==> flow/design.v <==
module PWM_module(input clk,rst, input [7:0] D, output  pwm);
	wire[7:0] cnt;
	Counter8b C1(clk,rst,cnt);
	assign pwm=(cnt>=D)? 0:1;
endmodule
module Counter8b(input Clk,input Rst,output reg[7:0] Cnt);
    always@(posedge Clk,posedge Rst)begin
        if(Rst) Cnt<=8'b0;
        else Cnt<=Cnt+1;
    end 
endmodule
== Step by step through the tools: PWM_module ==
Tool output for the design above, in the order of the flow.
Lines are those of the file above, counted from 1.
Operators: Yosys type, input widths -> output width; for muxes data width and select width s.
Cell names lack the library's common part.
A cell with - has no value.

* Design top: PWM_module
* Clock: clk
* Library: sky130hd
* Corner: tt_025C_1v80

== Word-level counts ==
Yosys after proc, flatten, opt, wreduce and memory -nomap, before mapping. Enables and synchronous resets that opt folds into registers are not counted as muxes. Memory bits, and registers merged into a memory's read port (data or address), are not among the register bits. Print and check cells are not counted. Equal cells are merged and count once.

* Register bits: 8
* Latch bits: 0
* Bits in writable memories: 0
* Memory bits (read-only): 0
* Word width x clocked read ports: 0
* Memories kept: 0
* Bits of input ports: 10
* Elaborated cells: 4

* $add $sub $neg: 1
* $mul: 0
* Divide/modulo/power cells: 0
* Order comparisons: 1
* Eq/ne operators: 0
* Shifts and indexed selects: 0
* Mux-type cells: 1
* Bitwise operators: 0
* Reductions and logical operators: 0

{| class="wikitable"
|+ Operator list
! operator !! number
|-
| $add 8x1->8 const B || 1
|-
| $ge 8x8->1 || 1
|-
| $mux 1 || 1
|}

== Logic depth ==
Longest topological path by Yosys (ltp), each cell counted once; first at word level (registers and memories cut), then after technology mapping (sequential cells cut; the memories' decode and read muxes count).

* Depth after elaboration: 2
* ABC_AREA: 0
* Mapped depth: 5
* Depth with buffers taken out: 5

== After synthesis ==
Source: synth_stat.txt of the flow (Yosys; design flattened, memories mapped). It holds for the ABC_AREA given above (unset counts as 0); a run with the other value may have another netlist.
The area totals of this step are shown rounded.

{| class="wikitable"
|+ Cell types
! type !! number !! area in all (µm²)
|-
| dfrtp_1 || 8 || 200.192
|-
| ha_1 || 9 || 112.608
|-
| xnor2_1 || 4 || 35.034
|-
| inv_1 || 9 || 33.782
|-
| xor2_1 || 2 || 17.517
|-
| nand2b_4 || 1 || 13.763
|-
| a2111o_1 || 1 || 11.261
|-
| nand2_1 || 3 || 11.261
|-
| a21oi_1 || 2 || 10.01
|-
| nand3_1 || 2 || 10.01
|-
| o21ai_0 || 2 || 10.01
|-
| and4_1 || 1 || 8.758
|-
| a31oi_1 || 1 || 6.256
|-
| and3_1 || 1 || 6.256
|-
| nand2b_1 || 1 || 6.256
|-
| nand4_1 || 1 || 6.256
|-
| nor2_1 || 1 || 3.754
|}

* Mapped cells: 49
* Synthesis area: 503 µm²
* Area of sequential cells: 200 µm²
* Flip-flop cells: 8
* Buffers: 0

The figures by module come from a second, unflattened synthesis with its own total; it is not the netlist above.

* Cell total of the unflattened synthesis: 50
* Area (unflattened synthesis): 520 µm²

Each row is one instance without its submodules.

{| class="wikitable"
|+ By module
! module !! instances !! cells !! area (µm²)
|-
| Counter8b || 1 || 25 || 320
|-
| PWM_module || 1 || 25 || 200
|}

== Worst setup path after synthesis ==
OpenSTA on the mapped netlist: ideal clock, no wires. The path of least setup slack (recovery checks aside). Input and output delay are each 20% of the period. Register names are those of the netlist, which keeps one name where synthesis merged equal registers.

* Path kind: reg-to-output
* From: register C1.Cnt[0]
* To: output pwm
* Clock period: 1.79 ns
* External output delay: 0.358 ns
* Arrival: 1.444 ns
* Required time: 1.432 ns
* Slack: -0.012 ns
* Path delay: 1.444 ns
* Stages on the path: 6
* Synthesis period reached: 1.802 ns

"path delay" = arrival - input delay + setup time.
At an output port there is no setup time.
"stages on the path": output pins that drive a net of the path, with the launching flip-flop's if there is one; two outputs of one cell count as two.
"synthesis period reached" is the clock period less the worst setup slack; recovery checks do not enter. This is arithmetic on one report: input and output delays are still those of the set period (20% each).
The rows between start and end are the longest chain of elaborated cells between them; the timing report does not say that the signal goes this way. Where chains are equally long, one stands for them.
A line is the first line of the expression or statement that the cell stems from. Yosys adds cells for indexed reads and writes and turns some case tables into memories.

* Cell sequence: dfrtp_1 -> inv_1 -> ha_1 -> nand2b_4 -> a2111o_1 -> a31oi_1
* Cells in the longest elaborated chain: 2

{| class="wikitable"
|+ RTL lines, path post-synthesis
! what !! RTL line !! source
|-
| start: declaration || 6 || <nowiki>module Counter8b(input Clk,input Rst,output reg[7:0] Cnt);</nowiki>
|-
| start: assignment || 8 || <nowiki>if(Rst) Cnt<=8'b0;</nowiki>
|-
| start: assignment || 9 || <nowiki>else Cnt<=Cnt+1;</nowiki>
|-
| $ge 8x8->1 || 4 || <nowiki>assign pwm=(cnt>=D)? 0:1;</nowiki>
|-
| $mux 1 || 4 ||
|-
| end: declaration || 1 || <nowiki>module PWM_module(input clk,rst, input [7:0] D, output  pwm);</nowiki>
|}

== Worst path after layout ==
Path of least setup slack in the final report of job 2 (OpenROAD, finished layout, wires in). Where an end is a register, its clock arrival counts in the times.

* Path kind: input-to-output
* From: input D[7]
* To: output pwm
* Clock period: 2.39 ns
* External input delay: 0.48 ns
* External output delay: 0.48 ns
* Arrival: 1.78 ns
* Required time: 1.91 ns
* Slack: 0.14 ns
* Stages on the path: 7

The rows between start and end are the longest chain of elaborated cells between them; the timing report does not say that the signal goes this way. Where chains are equally long, one stands for them.

* Cell sequence: clkdlybuf4s50_1 -> inv_1 -> ha_1 -> a21oi_1 -> o21ai_1 -> a31oi_1 -> buf_2
* Cells in the longest elaborated chain: 2

{| class="wikitable"
|+ RTL lines, path after layout
! what !! RTL line !! source
|-
| start: declaration || 1 || <nowiki>module PWM_module(input clk,rst, input [7:0] D, output  pwm);</nowiki>
|-
| $ge 8x8->1 || 4 || <nowiki>assign pwm=(cnt>=D)? 0:1;</nowiki>
|-
| $mux 1 || 4 ||
|-
| end: declaration || 1 ||
|}

Subject: flow runs of PWM_module

Hi,

Settings and measured results of 2 stored flow runs for module PWM_module (sky130hd), not sorted in any way. The constraints put input and output delay at 20% of the set period each and load the outputs with 0.01 pF.
"achieved clock period" means the clock period less the worst setup slack. The figure is calculated, with input and output delays left at 20% of the set period.
"power" is the tool's figure for a default switching activity; nothing was simulated.
The results are shown rounded.

Job 1
==> flow/run.sh <==
#!/bin/bash
# the make line also repeats the synthesis and layout settings of config.mk as NAME=value (left out here)
make -C /OpenROAD-flow-scripts/flow DESIGN_CONFIG=/design/flow/config.mk WORK_HOME=/design/flow/orfs CLKGATE_MAP_FILE= finish
==> flow/config.mk <==
export PLATFORM = sky130hd
export DESIGN_NAME = PWM_module
export DESIGN_NICKNAME = PWM_module
export VERILOG_FILES = /design/flow/design.v
export SDC_FILE = /design/flow/constraint.sdc
export NUM_CORES = 4
export LEC_CHECK = 0
export CAP_MARGIN = 10
export CORE_MARGIN = 2
export CORE_UTILIZATION = 68
export CTS_CLUSTER_DIAMETER = 262
export CTS_CLUSTER_SIZE = 44
export MAX_ROUTING_LAYER = met4
export PLACE_DENSITY = 0.6
export SLEW_MARGIN = 20
==> flow/constraint.sdc <==
create_clock -name core_clock -period 3.9 [get_ports {clk}]
set_input_delay 0.7800 -clock core_clock [delete_from_list [all_inputs] [get_ports {clk}]]
set_output_delay 0.7800 -clock core_clock [all_outputs]
set_load 0.01 [all_outputs]

==> results of job 1 <==
did not finish, floorplanning stopped with PDN-0185

Job 2
==> flow/run.sh <==
#!/bin/bash
# the make line also repeats the synthesis and layout settings of config.mk as NAME=value (left out here)
make -C /OpenROAD-flow-scripts/flow DESIGN_CONFIG=/design/flow/config.mk WORK_HOME=/design/flow/orfs CLKGATE_MAP_FILE= finish
==> flow/config.mk <==
export PLATFORM = sky130hd
export DESIGN_NAME = PWM_module
export DESIGN_NICKNAME = PWM_module
export VERILOG_FILES = /design/flow/design.v
export SDC_FILE = /design/flow/constraint.sdc
export NUM_CORES = 4
export LEC_CHECK = 0
export CAP_MARGIN = 20
export CELL_PAD_IN_SITES_GLOBAL_PLACEMENT = 2
export CORE_MARGIN = 2
export CORE_UTILIZATION = 46
export CTS_CLUSTER_DIAMETER = 229
export GPL_TIMING_DRIVEN = 1
export MIN_ROUTING_LAYER = met1
export PLACE_DENSITY = 0.51
export SETUP_SLACK_MARGIN = 0.14
export SLEW_MARGIN = 15
export TNS_END_PERCENT = 25
==> flow/constraint.sdc <==
create_clock -name core_clock -period 2.39 [get_ports {clk}]
set_input_delay 0.4780 -clock core_clock [delete_from_list [all_inputs] [get_ports {clk}]]
set_output_delay 0.4780 -clock core_clock [all_outputs]
set_load 0.01 [all_outputs]

==> results of job 2 <==
chip area after synthesis (Yosys): 503 µm²
die area: 1,370 µm²
standard-cell area of the final layout: 677 µm²
worst setup slack after layout: 0.136 ns
total negative slack: 0.000 ns
power: 0.268 mW
achieved clock period: 2.254 ns

Regards
